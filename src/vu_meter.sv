==> flow/design.v <==
`timescale 1ns/100ps
module vu_meter (
    input  logic        clock,
    input  logic        reset,
    input  logic signed [31:0] audio_in_L,
    input  logic signed [31:0] audio_in_R,
    input  logic        audio_valid,
    output logic [9:0]  led_level  
);
    localparam DECAY_COUNTER_MAX = 16'd50000;   
    localparam logic [23:0] THRESHOLD_1  = 24'h00_1600;   
    localparam logic [23:0] THRESHOLD_2  = 24'h00_2000;
    localparam logic [23:0] THRESHOLD_3  = 24'h00_4000;
    localparam logic [23:0] THRESHOLD_4  = 24'h00_8000;
    localparam logic [23:0] THRESHOLD_5  = 24'h01_6000;
    localparam logic [23:0] THRESHOLD_6  = 24'h02_0000;
    localparam logic [23:0] THRESHOLD_7  = 24'h04_0000;
    localparam logic [23:0] THRESHOLD_8  = 24'h08_0000;
    localparam logic [23:0] THRESHOLD_9  = 24'h16_0000;
    localparam logic [23:0] THRESHOLD_10 = 24'h20_0000;   
    logic [31:0] abs_audio_L;
    logic [31:0] abs_audio_R;
    logic [31:0] audio_magnitude;
    logic [31:0] peak_level;
    logic [15:0] decay_counter;
    logic [23:0] current_level;
    always_comb begin
        if (audio_in_L[31]) begin   
            abs_audio_L = ~audio_in_L + 1'b1;
        end else begin
            abs_audio_L = audio_in_L;
        end
    end
    always_comb begin
        if (audio_in_R[31]) begin   
            abs_audio_R = ~audio_in_R + 1'b1;
        end else begin
            abs_audio_R = audio_in_R;
        end
    end
    always_comb begin
        if (abs_audio_L > abs_audio_R) begin
            audio_magnitude = abs_audio_L;
        end else begin
            audio_magnitude = abs_audio_R;
        end
    end
    always_ff @(posedge clock or posedge reset) begin
        if (reset) begin
            peak_level <= 32'h0;
            decay_counter <= 16'h0;
        end else begin
            if (audio_valid && (audio_magnitude > peak_level)) begin
                peak_level <= audio_magnitude;
            end else if (decay_counter >= DECAY_COUNTER_MAX) begin
                decay_counter <= 16'h0;
                    if (peak_level > 0) begin
                        peak_level <= peak_level - (peak_level >>> 7);
                    end else begin
                        peak_level <= 32'h0;
                    end
                end else begin
                    decay_counter <= decay_counter + 1'b1;
                end
            end
        end
    assign current_level = peak_level[31:8];
    always_comb begin
        if (current_level >= THRESHOLD_10) begin
            led_level = 10'b11_1111_1111;   
        end else if (current_level >= THRESHOLD_9) begin
            led_level = 10'b01_1111_1111;   
        end else if (current_level >= THRESHOLD_8) begin
            led_level = 10'b00_1111_1111;   
        end else if (current_level >= THRESHOLD_7) begin
            led_level = 10'b00_0111_1111;   
        end else if (current_level >= THRESHOLD_6) begin
            led_level = 10'b00_0011_1111;   
        end else if (current_level >= THRESHOLD_5) begin
            led_level = 10'b00_0001_1111;   
        end else if (current_level >= THRESHOLD_4) begin
            led_level = 10'b00_0000_1111;   
        end else if (current_level >= THRESHOLD_3) begin
            led_level = 10'b00_0000_0111;   
        end else if (current_level >= THRESHOLD_2) begin
            led_level = 10'b00_0000_0011;   
        end else if (current_level >= THRESHOLD_1) begin
            led_level = 10'b00_0000_0001;   
        end else begin
            led_level = 10'b00_0000_0000;   
        end
    end
endmodule
* Step by step through the tools: vu_meter
The steps from the RTL of vu_meter to its reports follow in flow order. Line numbers count from 1 in the design file above. Operators: Yosys type, input widths -> output width; for muxes data width and select width s. Cell names lack the library's common part. A cell with - has no value.
Inputs: design top vu_meter, clock clock, library sky130hd, library corner tt_025C_1v80

* After elaboration
Source: Yosys, flattened and elaborated, memories not mapped. Widths are those after wreduce. Registers that Yosys merges into a memory's read port (data or address) are not register bits. Print and check cells do not count. Equal cells are merged and count once.
Word-level totals: register bits 48, bits in latches 0, RAM bits 0, ROM bits 0, clocked read ports x word width 0, memories 0, input port bits 67, cells after elaboration 41
Cells by class: add/sub/neg operators 4, multiply operators 0, div/mod/pow operators 0, magnitude comparators 14, eq/ne operators 0, shift-type cells 0, muxes and demuxes 17, bitwise operators 2, reductions and logical operators 2
Operators with widths (number):
- $mux 32 | 6
- $add 32x1->32 const B | 2
- $gt 32x32->1 | 2
- $not 32->32 | 2
- $gt 32x1->1 const B | 1
- $sub 32x25->32 | 1
- $ge 24x13->1 const B | 1
- $ge 24x14->1 const B | 1
- $ge 24x15->1 const B | 1
- $ge 24x16->1 const B | 1
- $ge 24x17->1 const B | 1
- $ge 24x18->1 const B | 1
- $ge 24x19->1 const B | 1
- $ge 24x20->1 const B | 1
- $ge 24x21->1 const B | 1
- $ge 24x22->1 const B | 1
- $add 16x1->16 const B | 1
- $ge 16x16->1 const B | 1
- $mux 16 | 1
- $mux 10 | 1
- $mux 9 | 1
- $mux 8 | 1
- $mux 7 | 1
- $mux 6 | 1
- $mux 5 | 1
- $mux 4 | 1
- $mux 3 | 1
- $reduce_bool 2->1 | 1
Other operator kinds: 3; their cells: 3.

* Logic depth
Yosys ltp: most cells in a row. Word level: on the elaborated netlist, between registers, memories and ports. Mapped: between sequential cells and ports; inverters and the memories' decode and read muxes count.
Logic depth: depth in word-level cells 11, ABC_AREA 0, depth in mapped cells 27

* After synthesis
Source: synth_stat.txt of the flow (Yosys; design flattened, memories mapped). It holds for the ABC_AREA given above (unset counts as 0); a run with the other value may have another netlist. Totals and module areas in this step are rounded.
Mapped netlist: cell count 939, cell area after synthesis 7133 µm², area of sequential cells 1201 µm², mapped flip-flops 48
Cells by type:
- dfrtp_1 | number 48, area in all 1.2E+03 µm²
- ha_1 | number 93, area in all 1.16E+03 µm²
- xor2_1 | number 55, area in all 481.712 µm²
- a21oi_1 | number 77, area in all 385.37 µm²
- nand2_1 | number 92, area in all 345.331 µm²
- mux2i_1 | number 31, area in all 310.298 µm²
- o21ai_0 | number 62, area in all 310.298 µm²
- inv_1 | number 81, area in all 304.042 µm²
- nor2_1 | number 58, area in all 217.709 µm²
- a21o_1 | number 24, area in all 180.173 µm²
- xnor2_1 | number 20, area in all 175.168 µm²
- nand3_1 | number 28, area in all 140.134 µm²
- nand4_1 | number 20, area in all 125.12 µm²
- nor3_1 | number 21, area in all 105.101 µm²
- o31ai_1 | number 14, area in all 105.101 µm²
- o41ai_1 | number 12, area in all 105.101 µm²
- clkbuf_1 | number 22, area in all 82.579 µm²
- o21a_1 | number 11, area in all 82.579 µm²
Other cell types: 57; their cells: 170.

* Worst setup path after synthesis
Source: OpenSTA report_checks on the synthesized netlist (no wires, ideal clock, input and output delay 20% of the period each), path of least setup slack; recovery checks are left aside. Register names are those of the netlist, which keeps one name where synthesis merged equal registers.
Path post-synthesis: path type input-to-reg, start point in audio_in_R[0], end point reg peak_level[26], clock period 6520 ps, external input delay 1304 ps, time at the first pin 1304 ps, data arrival time 6807 ps, required time 6379 ps, path slack -428 ps, delay of the path 5644 ps, stages on the path 25, path buffers 4, synthesis period reached 6948 ps
"delay of the path" = arrival - input delay + setup time. "stages on the path" counts driving pins, that of a launching flip-flop among them; a cell with two outputs on the path counts twice. "synthesis period reached" is the clock period less the worst setup slack; recovery checks do not enter. This is arithmetic on one report: input and output delays are still those of the set period (20% each). Between the ends stands the longest chain of elaborated cells between them, by number of cells; it is not shown to be the way that was timed. Of several equally long chains one is given. A line is the first line of the expression or statement that the cell stems from. Yosys adds cells for indexed reads and writes and turns some case tables into memories. A register here has more assigning lines than the two given.
Between the ends, post-synthesis: cell sequence inv_1 ha_1 or4b_1 or2_1 or3_1 o31ai_1 xor2_1 ha_1 and4_1 nand4bb_1 o41ai_1 o22ai_1 a21oi_1 buf_2 clkbuf_1 mux2i_1 ha_1 nand4_1 or4_1 o21ai_0 inv_1 a22oi_1 buf_2 buf_1 a31oi_1, cells in the longest elaborated chain 8, elaborated cells between the ends (all ways) 9, source lines of those cells 4, classes of those cells 1 x add/sub; 2 x compare; 3 x mux; 1 x logic; 2 x reduce/logical
Ends and longest elaborated chain, post-synthesis:
- start: declaration | line 6 | input  logic signed [31:0] audio_in_R,
- $not 32->32 | line 36 | abs_audio_R = ~audio_in_R + 1'b1;
- $add 32x1->32 | line 36
- $mux 32 | line 35 | if (audio_in_R[31]) begin
- $gt 32x32->1 | line 42 | if (abs_audio_L > abs_audio_R) begin
- $mux 32 | line 42
- $gt 32x32->1 | line 53 | if (audio_valid && (audio_magnitude > peak_level)) begin
- $logic_and 1x1->1 | line 53
- $mux 32 | line 53
- end: assignment | line 54 | peak_level <= audio_magnitude;
- end: assignment | line 58 | peak_level <= peak_level - (peak_level >>> 7);
- end: declaration | line 24 | logic [31:0] peak_level;

* Worst path after layout
From the final timing report of job 1: the path of least setup slack in the routed layout; clock arrival at registers is part of the times. The path's times are printed in steps of 10 ps; the period is the one set.
Path after layout: path type input-to-reg, start point in audio_in_L[11], end point reg peak_level[18], clock period 9110 ps, external input delay 1820 ps, time at the first pin 1820 ps, data arrival time 9000 ps, required time 9310 ps, path slack 310 ps, stages on the path 27, path buffers 6
Between the ends stands the longest chain of elaborated cells between them, by number of cells; it is not shown to be the way that was timed. Of several equally long chains one is given. A register here has more assigning lines than the two given.
Between the ends, after layout: cell sequence clkdlybuf4s50_1 or4_4 nor3_4 nand3b_1 buf_4 o21ai_1 xor2_1 inv_1 ha_1 a21oi_1 o21ai_0 a221oi_1 o22ai_2 a21oi_4 buf_12 buf_8 mux2i_1 ha_1 nand4_1 or4_1 o21ai_2 inv_1 a22oi_2 buf_4 buf_12 nor2_1 a31oi_1, cells in the longest elaborated chain 8, elaborated cells between the ends (all ways) 9, source lines of those cells 4, classes of those cells 1 x add/sub; 2 x compare; 3 x mux; 1 x logic; 2 x reduce/logical
Ends and longest elaborated chain, after layout:
- start: declaration | line 5 | input  logic signed [31:0] audio_in_L,
- $not 32->32 | line 29 | abs_audio_L = ~audio_in_L + 1'b1;
- $add 32x1->32 | line 29
- $mux 32 | line 28 | if (audio_in_L[31]) begin
- $gt 32x32->1 | line 42 | if (abs_audio_L > abs_audio_R) begin
- $mux 32 | line 42
- $gt 32x32->1 | line 53 | if (audio_valid && (audio_magnitude > peak_level)) begin
- $logic_and 1x1->1 | line 53
- $mux 32 | line 53
- end: assignment | line 54 | peak_level <= audio_magnitude;
- end: assignment | line 58 | peak_level <= peak_level - (peak_level >>> 7);
- end: declaration | line 24 | logic [31:0] peak_level;

Lab notebook: vu_meter

Top module vu_meter; platform sky130hd; tools Yosys and OpenROAD; 2 stored runs in no particular order. Input and output delays are each 20% of the period that was set; the output load is 0.01 pF.
"time of the worst setup path" = time allowed to the worst setup path (clock period - input delay - output delay, where it has them) - its slack; a late launch clock adds to it, a late capture clock takes from it.
"total power after layout" rests on the timing tool's default activity at the inputs, not on a simulated workload.
"time of the worst setup path" is given in steps of 10 ps.
Measured values are rounded.

* Job 1 | settings: period_ns 9.11; CORE_UTILIZATION 32; SETUP_SLACK_MARGIN 0.67; PLACE_DENSITY_LB_ADDON 0.23; CORE_ASPECT_RATIO 0.73; CELL_PAD_IN_SITES_DETAIL_PLACEMENT 2; TNS_END_PERCENT 40; ABC_AREA 0; GPL_TIMING_DRIVEN 1; GPL_ROUTABILITY_DRIVEN 0; MIN_ROUTING_LAYER met1; MAX_ROUTING_LAYER met5; CAP_MARGIN 20; CORE_MARGIN 2; SLEW_MARGIN 20 | results: Yosys chip area after synthesis 7,133 µm²; total die area 23,520 µm²; post-layout utilization 0.411; worst setup slack after layout 311 ps; worst hold slack 537 ps; total power after layout 895.8 µW; time of the worst setup path 6,980 ps; critical path type input-to-reg
* Job 2 | settings: period_ns 7.84; CORE_UTILIZATION 28; CAP_MARGIN 20; CORE_MARGIN 2; SLEW_MARGIN 20 | results: Yosys chip area after synthesis 7,133 µm²; total die area 26,770 µm²; post-layout utilization 0.374; worst setup slack after layout 350 ps; worst hold slack 501 ps; total power after layout 910 µW; time of the worst setup path 5,920 ps; critical path type input-to-reg
